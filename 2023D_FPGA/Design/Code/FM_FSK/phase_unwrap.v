==> flow/design.v <==
module phase_unwrap (
    input wire clk,
    input wire reset_n,
    input wire signed [15:0] phase_in,   
    output reg signed [31:0] unwrapped_phase   
);
    reg signed [15:0] prev_phase;
    localparam PI_Q13 = 16'sd25736;       
    localparam TWO_PI_Q16 = 32'sd411775;  
    wire signed [16:0] phase_diff = {phase_in[15], phase_in} - {prev_phase[15], prev_phase};
    always @(posedge clk or negedge reset_n) begin
        if (!reset_n) begin
            prev_phase <= 0;
            unwrapped_phase <= 0;
        end else begin
            if (phase_diff > PI_Q13) begin
                unwrapped_phase <= unwrapped_phase + (phase_diff - 2*PI_Q13);
            end else if (phase_diff < -PI_Q13) begin
                unwrapped_phase <= unwrapped_phase + (phase_diff + 2*PI_Q13);
            end else begin
                unwrapped_phase <= unwrapped_phase + phase_diff;
            end
            prev_phase <= phase_in;
        end
    end
endmodule
# --- Tool chain data of phase_unwrap ---
# What the tools print for phase_unwrap, step after step.
# Line numbers count from 1 in the design file above.
setup:
  top_module: "phase_unwrap"
  clock_port: "clk"
  library: "sky130hd"
  corner: "tt_025C_1v80"

# --- After elaboration ---
# Source: Yosys, flattened and elaborated, memories not mapped. Widths are those after wreduce; folded enables and synchronous resets count as part of the registers. Registers that Yosys merges into a memory's read port (data or address) are not register bits. Print and check cells do not count. Equal cells are merged and count once.
classes:
  addsub: 6
  compare: 2
  n_mux: 2
ops:
  columns: ["op", "count"]
  rows:
  - ["32-bit by 18-bit adder with 32-bit output", 2]
  - ["32-bit 2-to-1 mux", 2]
  - ["32-bit by 17-bit adder with 32-bit output", 1]
  - ["17-bit by 17-bit adder with 18-bit output (second input constant)", 1]
  - ["17-bit by 17-bit subtractor with 18-bit output (second input constant)", 1]
  - ["16-bit by 16-bit subtractor with 17-bit output", 1]
  - ["17-bit by 16-bit greater-than comparator with 1-bit output (second input constant)", 1]
  - ["17-bit by 16-bit less-than comparator with 1-bit output (second input constant)", 1]
bits:
  reg_bits: 48
  in_bits: 18
  output_inout_bits: 32
  wordCells: 12

# --- Logic depth ---
# Longest topological path by Yosys (ltp), each cell counted once; first at word level (registers and memories cut), then after technology mapping (sequential cells cut; the memories' decode and read muxes count).
depth:
  depth_word: 5
  ABC_AREA: 0
  depth_mapped: 24
  ltp_nobuf: 23

# --- After synthesis ---
# Source: synth_stat.txt of the flow (Yosys; design flattened, memories mapped). It holds for the ABC_AREA given above (unset counts as 0); a run with the other value may have another netlist.
# The area totals of this step are shown rounded.
types:
  columns: ["cell_type", "count"]
  rows:
  - ["sky130_fd_sc_hd__ha_1", 129]
  - ["sky130_fd_sc_hd__dfrtp_1", 48]
  - ["sky130_fd_sc_hd__inv_1", 170]
  - ["sky130_fd_sc_hd__fa_1", 31]
  - ["sky130_fd_sc_hd__xnor2_1", 56]
  - ["sky130_fd_sc_hd__a21oi_1", 79]
  - ["sky130_fd_sc_hd__nor2_1", 68]
  - ["sky130_fd_sc_hd__mux2i_1", 22]
  - ["sky130_fd_sc_hd__nand2_1", 58]
  - ["sky130_fd_sc_hd__xor2_1", 22]
  - ["sky130_fd_sc_hd__o21ai_0", 37]
  - ["sky130_fd_sc_hd__a21o_1", 20]
  - ["sky130_fd_sc_hd__nand3_1", 30]
  - ["sky130_fd_sc_hd__a31oi_1", 22]
  - ["sky130_fd_sc_hd__a211oi_1", 15]
  - ["sky130_fd_sc_hd__nor2b_1", 18]
  - ["sky130_fd_sc_hd__nand2b_1", 16]
  - ["sky130_fd_sc_hd__o211ai_1", 12]
# Other cell types: 76; their cells: 194.
synth_totals:
  cell_count: 1047
  synth_area_um2: 8500
  seq_area_um2: 1200
  ffs: 48
  buffers: 14

# --- Path before layout ---
# Path of least setup slack by OpenSTA after synthesis, without wires, with an ideal clock, recovery checks aside; 20% of the period is set as input and as output delay. Where synthesis merged equal registers, the netlist keeps one of their names.
synth_path:
  kind: "input to register"
  start: "input phase_in[0]"
  end: "register unwrapped_phase[25]"
  tclk_ps: 10200
  input_delay_ps: 2040
  setup_time_ps: 125
  arrival_time_ps: 7552
  required_ps: 10075
  path_slack_ps: 2523
  delay_ps: 5637
  driving_pins: 23
  n_path_buf: 0
  period_less_setup_slack_ps: 7677
# "delay_ps" = arrival - input delay + setup time.
# "driving_pins": output pins that drive a net of the path, with the launching flip-flop's if there is one; two outputs of one cell count as two.
# "period_less_setup_slack_ps" = period - worst setup slack (recovery checks aside). The figure is calculated, with input and output delays left at 20% of the set period.
# Between the ends stands the longest chain of elaborated cells between them, by number of cells; it is not shown to be the way that was timed. Of several equally long chains one is given.
# Each line given opens the expression or statement behind the cell; cells for indexed reads and writes are added by Yosys, which also makes memories of some case tables.
# At most two assigning lines are given for a register; there are more.
synth_between:
  path_cell_list: "sky130_fd_sc_hd__inv_1 -> sky130_fd_sc_hd__ha_1 -> sky130_fd_sc_hd__fa_1 -> sky130_fd_sc_hd__nand2b_1 -> sky130_fd_sc_hd__a211oi_2 -> sky130_fd_sc_hd__o211ai_2 -> sky130_fd_sc_hd__a31oi_4 -> sky130_fd_sc_hd__a21o_1 -> sky130_fd_sc_hd__a41oi_4 -> sky130_fd_sc_hd__inv_1 -> sky130_fd_sc_hd__ha_1 -> sky130_fd_sc_hd__inv_1 -> sky130_fd_sc_hd__ha_1 -> sky130_fd_sc_hd__a21oi_1 -> sky130_fd_sc_hd__o21ai_0 -> sky130_fd_sc_hd__or3_1 -> sky130_fd_sc_hd__or3_1 -> sky130_fd_sc_hd__a31o_2 -> sky130_fd_sc_hd__a21o_1 -> sky130_fd_sc_hd__a21o_1 -> sky130_fd_sc_hd__a21oi_1 -> sky130_fd_sc_hd__xor2_1 -> sky130_fd_sc_hd__mux2i_1"
  elab_chain_cells: 5
synth_lines:
  columns: ["element", "line", "rtl"]
  rows:
  - ["start, declared", 4, "input wire signed [15:0] phase_in,"]
  - ["16-bit by 16-bit subtractor with 17-bit output", 10, "wire signed [16:0] phase_diff = {phase_in[15], phase_in} - {prev_phase[15], prev_phase};"]
  - ["17-bit by 17-bit adder with 18-bit output", 19, "unwrapped_phase <= unwrapped_phase + (phase_diff + 2*PI_Q13);"]
  - ["32-bit by 18-bit adder with 32-bit output", 19, null]
  - ["32-bit 2-to-1 mux", 18, "end else if (phase_diff < -PI_Q13) begin"]
  - ["32-bit 2-to-1 mux", 16, "if (phase_diff > PI_Q13) begin"]
  - ["end, assigned", 17, "unwrapped_phase <= unwrapped_phase + (phase_diff - 2*PI_Q13);"]
  - ["end, assigned", 19, null]
  - ["end, declared", 5, "output reg signed [31:0] unwrapped_phase"]

# --- Timing after layout ---
# From the final timing report of entry B: the path of least setup slack in the routed layout; clock arrival at registers is part of the times.
# The path's times are printed in steps of 10 ps; the period is the one set.
layout_path:
  kind: "input to register"
  start: "input phase_in[0]"
  end: "register unwrapped_phase[31]"
  tclk_ps: 8750
  input_delay_ps: 1750
  setup_time_ps: 90
  arrival_time_ps: 7670
  required_ps: 8970
  path_slack_ps: 1300
  driving_pins: 21
  n_path_buf: 1
# Between the ends stands the longest chain of elaborated cells between them, by number of cells; it is not shown to be the way that was timed. Of several equally long chains one is given.
# At most two assigning lines are given for a register; there are more.
layout_between:
  path_cell_list: "sky130_fd_sc_hd__clkdlybuf4s50_1 -> sky130_fd_sc_hd__inv_1 -> sky130_fd_sc_hd__ha_1 -> sky130_fd_sc_hd__fa_1 -> sky130_fd_sc_hd__nand2b_1 -> sky130_fd_sc_hd__a211oi_2 -> sky130_fd_sc_hd__o211ai_2 -> sky130_fd_sc_hd__a31oi_4 -> sky130_fd_sc_hd__a21o_1 -> sky130_fd_sc_hd__a41oi_4 -> sky130_fd_sc_hd__inv_1 -> sky130_fd_sc_hd__fa_1 -> sky130_fd_sc_hd__nor4bb_1 -> sky130_fd_sc_hd__nand4_1 -> sky130_fd_sc_hd__a211oi_1 -> sky130_fd_sc_hd__o41ai_2 -> sky130_fd_sc_hd__a211oi_1 -> sky130_fd_sc_hd__nor4_1 -> sky130_fd_sc_hd__o21a_1 -> sky130_fd_sc_hd__o21a_1 -> sky130_fd_sc_hd__a211oi_1"
  elab_chain_cells: 5
layout_lines:
  columns: ["element", "line", "rtl"]
  rows:
  - ["start, declared", 4, "input wire signed [15:0] phase_in,"]
  - ["16-bit by 16-bit subtractor with 17-bit output", 10, "wire signed [16:0] phase_diff = {phase_in[15], phase_in} - {prev_phase[15], prev_phase};"]
  - ["17-bit by 17-bit adder with 18-bit output", 19, "unwrapped_phase <= unwrapped_phase + (phase_diff + 2*PI_Q13);"]
  - ["32-bit by 18-bit adder with 32-bit output", 19, null]
  - ["32-bit 2-to-1 mux", 18, "end else if (phase_diff < -PI_Q13) begin"]
  - ["32-bit 2-to-1 mux", 16, "if (phase_diff > PI_Q13) begin"]
  - ["end, assigned", 17, "unwrapped_phase <= unwrapped_phase + (phase_diff - 2*PI_Q13);"]
  - ["end, assigned", 19, null]
  - ["end, declared", 5, "output reg signed [31:0] unwrapped_phase"]

# Record of 2 stored runs of the RTL-to-layout flow on phase_unwrap, platform sky130hd. The runs are unordered. Constraints: input delay and output delay 20% of the set period each, output load 0.01 pF.
# "achieved_clock_period_ps" is the run's clock period less its worst setup slack. It is reckoned from that one timing run; input and output delays stay at 20% of the period that was set.
# "critical_path_time_ps" = time allowed to the worst setup path (clock period - input delay - output delay, where it has them) - its slack; a late launch clock adds to it, a late capture clock takes from it.
# "critical_path_time_ps" is known to 10 ps.
# The results are shown rounded.
runs:
  - name: "entry A"
    settings:
      period_ns: 9.55
      CORE_UTILIZATION: 52
      PLACE_DENSITY: 0.77
      CORE_MARGIN: 4
      CELL_PAD_IN_SITES_GLOBAL_PLACEMENT: 3
      GPL_TIMING_DRIVEN: 1
      CTS_CLUSTER_SIZE: 64
      CTS_CLUSTER_DIAMETER: 82
      CAP_MARGIN: 35
      SLEW_MARGIN: 0
    outcome: "no results, placement failed with GPL-0301"
  - name: "entry B"
    settings:
      period_ns: 8.75
      CORE_UTILIZATION: 69
      PLACE_DENSITY_LB_ADDON: 0.2
      CORE_MARGIN: 2
      TNS_END_PERCENT: 75
      ABC_AREA: 0
      GPL_ROUTABILITY_DRIVEN: 1
      CTS_CLUSTER_SIZE: 96
      MAX_ROUTING_LAYER: "met5"
      CAP_MARGIN: 20
      SLEW_MARGIN: 20
    results:
      critical_path_time_ps: 5700
      timing.worst_path_kind: "input to register"
      worst_setup_slack_ps: 1300
      post_route_util_pct: 77.4
      achieved_clock_period_ps: 7447
      cell_area_final_um2: 9300
      ys_area_um2: 8500
      die_area_um2: 13200
      final_setup_tns_ps: 0
      hold_worst_slack_ps: 530
